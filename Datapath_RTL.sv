==> flow/design.v <==
module Datapath_RTL (data_A, reset_b, result, clock, load_A, rightshift_A, result_zero, incr_result, z, a0); 
	input logic [7:0] data_A;
	input logic clock, reset_b, load_A, rightshift_A, result_zero, incr_result;
	output logic [3:0] result;
	output logic z, a0;
	logic [7:0] A_reg;
	logic [3:0] B_reg;
	always_ff @(posedge clock) begin
		if(reset_b || result_zero)
			B_reg <= 0;
		else if(incr_result)
			B_reg <= B_reg + 4'b0001;
		if(reset_b || load_A) A_reg <= data_A;
		else if(rightshift_A) A_reg <= (A_reg >> 1);
	end
	assign result = B_reg;
	assign z = (A_reg == 0);
	assign a0 = A_reg[0];
endmodule
## Step by step through the tools: Datapath_RTL

What the tools print for Datapath_RTL, step after step.
Lines are those of the file above, counted from 1.
Operators: Yosys type, input widths -> output width; for muxes data width and select width s.
Cell names lack the library's common part.
A cell with n/a has no value.

| inputs | value |
|---|---|
| top | Datapath_RTL |
| clock input | clock |
| standard-cell library | sky130hd |
| timing corner | tt_025C_1v80 |

## Word level

Yosys after proc, flatten, opt, wreduce and memory -nomap, before mapping. Memory bits, and registers merged into a memory's read port (data or address), are not among the register bits. Print and check cells are not counted. Equal cells are merged and count once.

| cells by class | value |
|---|---|
| reduce/logical cells | 4 |
| add/sub/neg operators | 1 |
| mux-type cells | 2 |

Operator list:

| operator | number |
|---|---|
| $mux 8 | 2 |
| $logic_not 8->1 | 1 |
| $add 4x1->4 const B | 1 |
| $logic_or 1x1->1 | 2 |
| $reduce_bool 2->1 | 1 |

| word-level totals | value |
|---|---|
| input port bits | 14 |
| word-level cells | 9 |
| register bits | 12 |

## Depth

Depth = most cells in a row (Yosys ltp): at word level without a register or memory, in the mapped netlist without a sequential cell, where the memories' decode and read muxes count.

| depth | value |
|---|---|
| word-level depth | 2 |
| ABC_AREA | 0 |
| depth in mapped cells | 3 |
| depth with buffers taken out | 3 |

## After synthesis

Source: synth_stat.txt of the flow (Yosys; design flattened, memories mapped). It holds for the ABC_AREA given above (unset counts as 0); a run with the other value may have another netlist.
Totals and module areas in this step are rounded.

| synthesis totals | value |
|---|---|
| standard cells after synthesis | 38 |
| buffer cells | 0 |
| mapped flip-flops | 12 |
| synthesis area | 539 um2 |

Cell types:

| type | number | total area (um2) |
|---|---|---|
| edfxtp_1 | 8 | 240.23 |
| mux2_2 | 8 | 90.086 |
| dfxtp_1 | 4 | 80.077 |
| or4_1 | 2 | 15.014 |
| ha_1 | 1 | 12.512 |
| nor2_1 | 3 | 11.261 |
| nor2_4 | 1 | 11.261 |
| a21bo_2 | 1 | 10.01 |
| mux2i_1 | 1 | 10.01 |
| xnor2_1 | 1 | 8.758 |
| nand3b_1 | 1 | 7.507 |
| nor3b_1 | 1 | 7.507 |
| nand4_1 | 1 | 6.256 |
| nor2b_1 | 1 | 6.256 |
| or2_2 | 1 | 6.256 |
| or3_1 | 1 | 6.256 |
| a21oi_1 | 1 | 5.005 |
| nor3_1 | 1 | 5.005 |

## Timing after synthesis

Path of least setup slack by OpenSTA after synthesis, without wires, with an ideal clock, recovery checks aside; 20% of the period is set as input and as output delay. Where synthesis merged equal registers, the netlist keeps one of their names.

| path after synthesis | value |
|---|---|
| kind | register to output |
| start | reg A_reg[0] |
| end | out z |
| period | 1.38 ns |
| path delay | 1.109 ns |
| buffers on the path | 0 |
| data required time | 1.104 ns |
| path slack | -0.005 ns |
| stages on the path | 3 |
| data arrival time | 1.109 ns |
| synthesis period reached | 1.385 ns |

"path delay" = arrival - input delay + setup time.
At an output port there is no setup time.
"stages on the path": output pins that drive a net of the path, with the launching flip-flop's if there is one; two outputs of one cell count as two.
"synthesis period reached" = period - worst setup slack (recovery checks aside). The figure is calculated, with input and output delays left at 20% of the set period.
The rows between start and end are the longest chain of elaborated cells between them; the timing report does not say that the signal goes this way. Where chains are equally long, one stands for them.
Each line given opens the expression or statement behind the cell; cells for indexed reads and writes are added by Yosys, which also makes memories of some case tables.

| on the way, after synthesis | value |
|---|---|
| path through | edfxtp_1 -> or4_1 -> nor2_1 |
| cells in the longest elaborated chain | 1 |
| elaborated cells between the ends (all ways) | 1 |
| source lines of those cells | 1 |
| classes of those cells | 1 x reduce/logical |

Ends and longest elaborated chain, after synthesis:

| item | RTL line | RTL |
|---|---|---|
| start, declared | 6 | `logic [7:0] A_reg;` |
| start, assigned | 13 | `if(reset_b \|\| load_A) A_reg <= data_A;` |
| start, assigned | 14 | `else if(rightshift_A) A_reg <= (A_reg >> 1);` |
| $logic_not 8->1 | 17 | `assign z = (A_reg == 0);` |
| end, declared | 5 | `output logic z, a0;` |

## Timing after layout

Path of least setup slack in the final report of flow run 2 (OpenROAD, finished layout, wires in). Where an end is a register, its clock arrival counts in the times.

| path after layout | value |
|---|---|
| kind | register to output |
| start | reg A_reg[0] |
| end | out z |
| stages on the path | 4 |
| period | 1.14 ns |
| data arrival time | 1.41 ns |
| data required time | 0.91 ns |
| buffers on the path | 1 |
| path slack | -0.50 ns |

The rows between start and end are the longest chain of elaborated cells between them; the timing report does not say that the signal goes this way. Where chains are equally long, one stands for them.

| on the way, after layout | value |
|---|---|
| path through | edfxtp_1 -> or4_1 -> nor2_2 -> buf_2 |
| cells in the longest elaborated chain | 1 |
| elaborated cells between the ends (all ways) | 1 |
| source lines of those cells | 1 |
| classes of those cells | 1 x reduce/logical |

Ends and longest elaborated chain, after layout:

| item | RTL line | RTL |
|---|---|---|
| start, declared | 6 | `logic [7:0] A_reg;` |
| start, assigned | 13 | `if(reset_b \|\| load_A) A_reg <= data_A;` |
| start, assigned | 14 | `else if(rightshift_A) A_reg <= (A_reg >> 1);` |
| $logic_not 8->1 | 17 | `assign z = (A_reg == 0);` |
| end, declared | 5 | `output logic z, a0;` |

Ticket comment

Flow measurements of Datapath_RTL on sky130hd: 2 stored runs with different settings, listed in no order. Input and output delays are each 20% of the period that was set; the output load is 0.01 pF.
"period achieved": clock period set for the run, less the worst setup slack. It is reckoned from that one timing run; input and output delays stay at 20% of the period that was set.
"time used up by the worst setup path" is the time allowed to the run's worst setup path (the clock period less input and output delay, where it has them) less its slack. Clock arrival times count: a late capture clock shortens it, a late launch clock lengthens it.
"power" rests on the timing tool's default activity at the inputs, not on a simulated workload.
The measured numbers are rounded.

#### Flow run 1

| setting | value |
|---|---|
| period_ns | `1.19` |
| CORE_UTILIZATION | `61` |
| PLACE_DENSITY | `0.46` |
| CELL_PAD_IN_SITES_GLOBAL_PLACEMENT | `1` |
| ABC_AREA | `1` |
| GPL_TIMING_DRIVEN | `1` |
| SLEW_MARGIN | `15` |
| MIN_ROUTING_LAYER | `met2` |
| CAP_MARGIN | `20` |
| CORE_MARGIN | `2` |

Stopped before the end: floorplanning reported PDN-0185.

#### Flow run 2

| setting | value |
|---|---|
| period_ns | `1.14` |
| CAP_MARGIN | `20` |
| CORE_MARGIN | `2` |
| CORE_UTILIZATION | `40` |
| SLEW_MARGIN | `20` |

| result | value |
|---|---|
| power | 0.917 mW |
| final worst hold slack | 0.553 ns |
| worst setup slack after layout | -0.496 ns |
| time used up by the worst setup path | 1.41 ns |
| critical path type | register to output |
| period achieved | 1.636 ns |
| die area | 1660 um2 |
| chip area after synthesis (Yosys) | 539 um2 |
| standard-cell area after layout | 852 um2 |
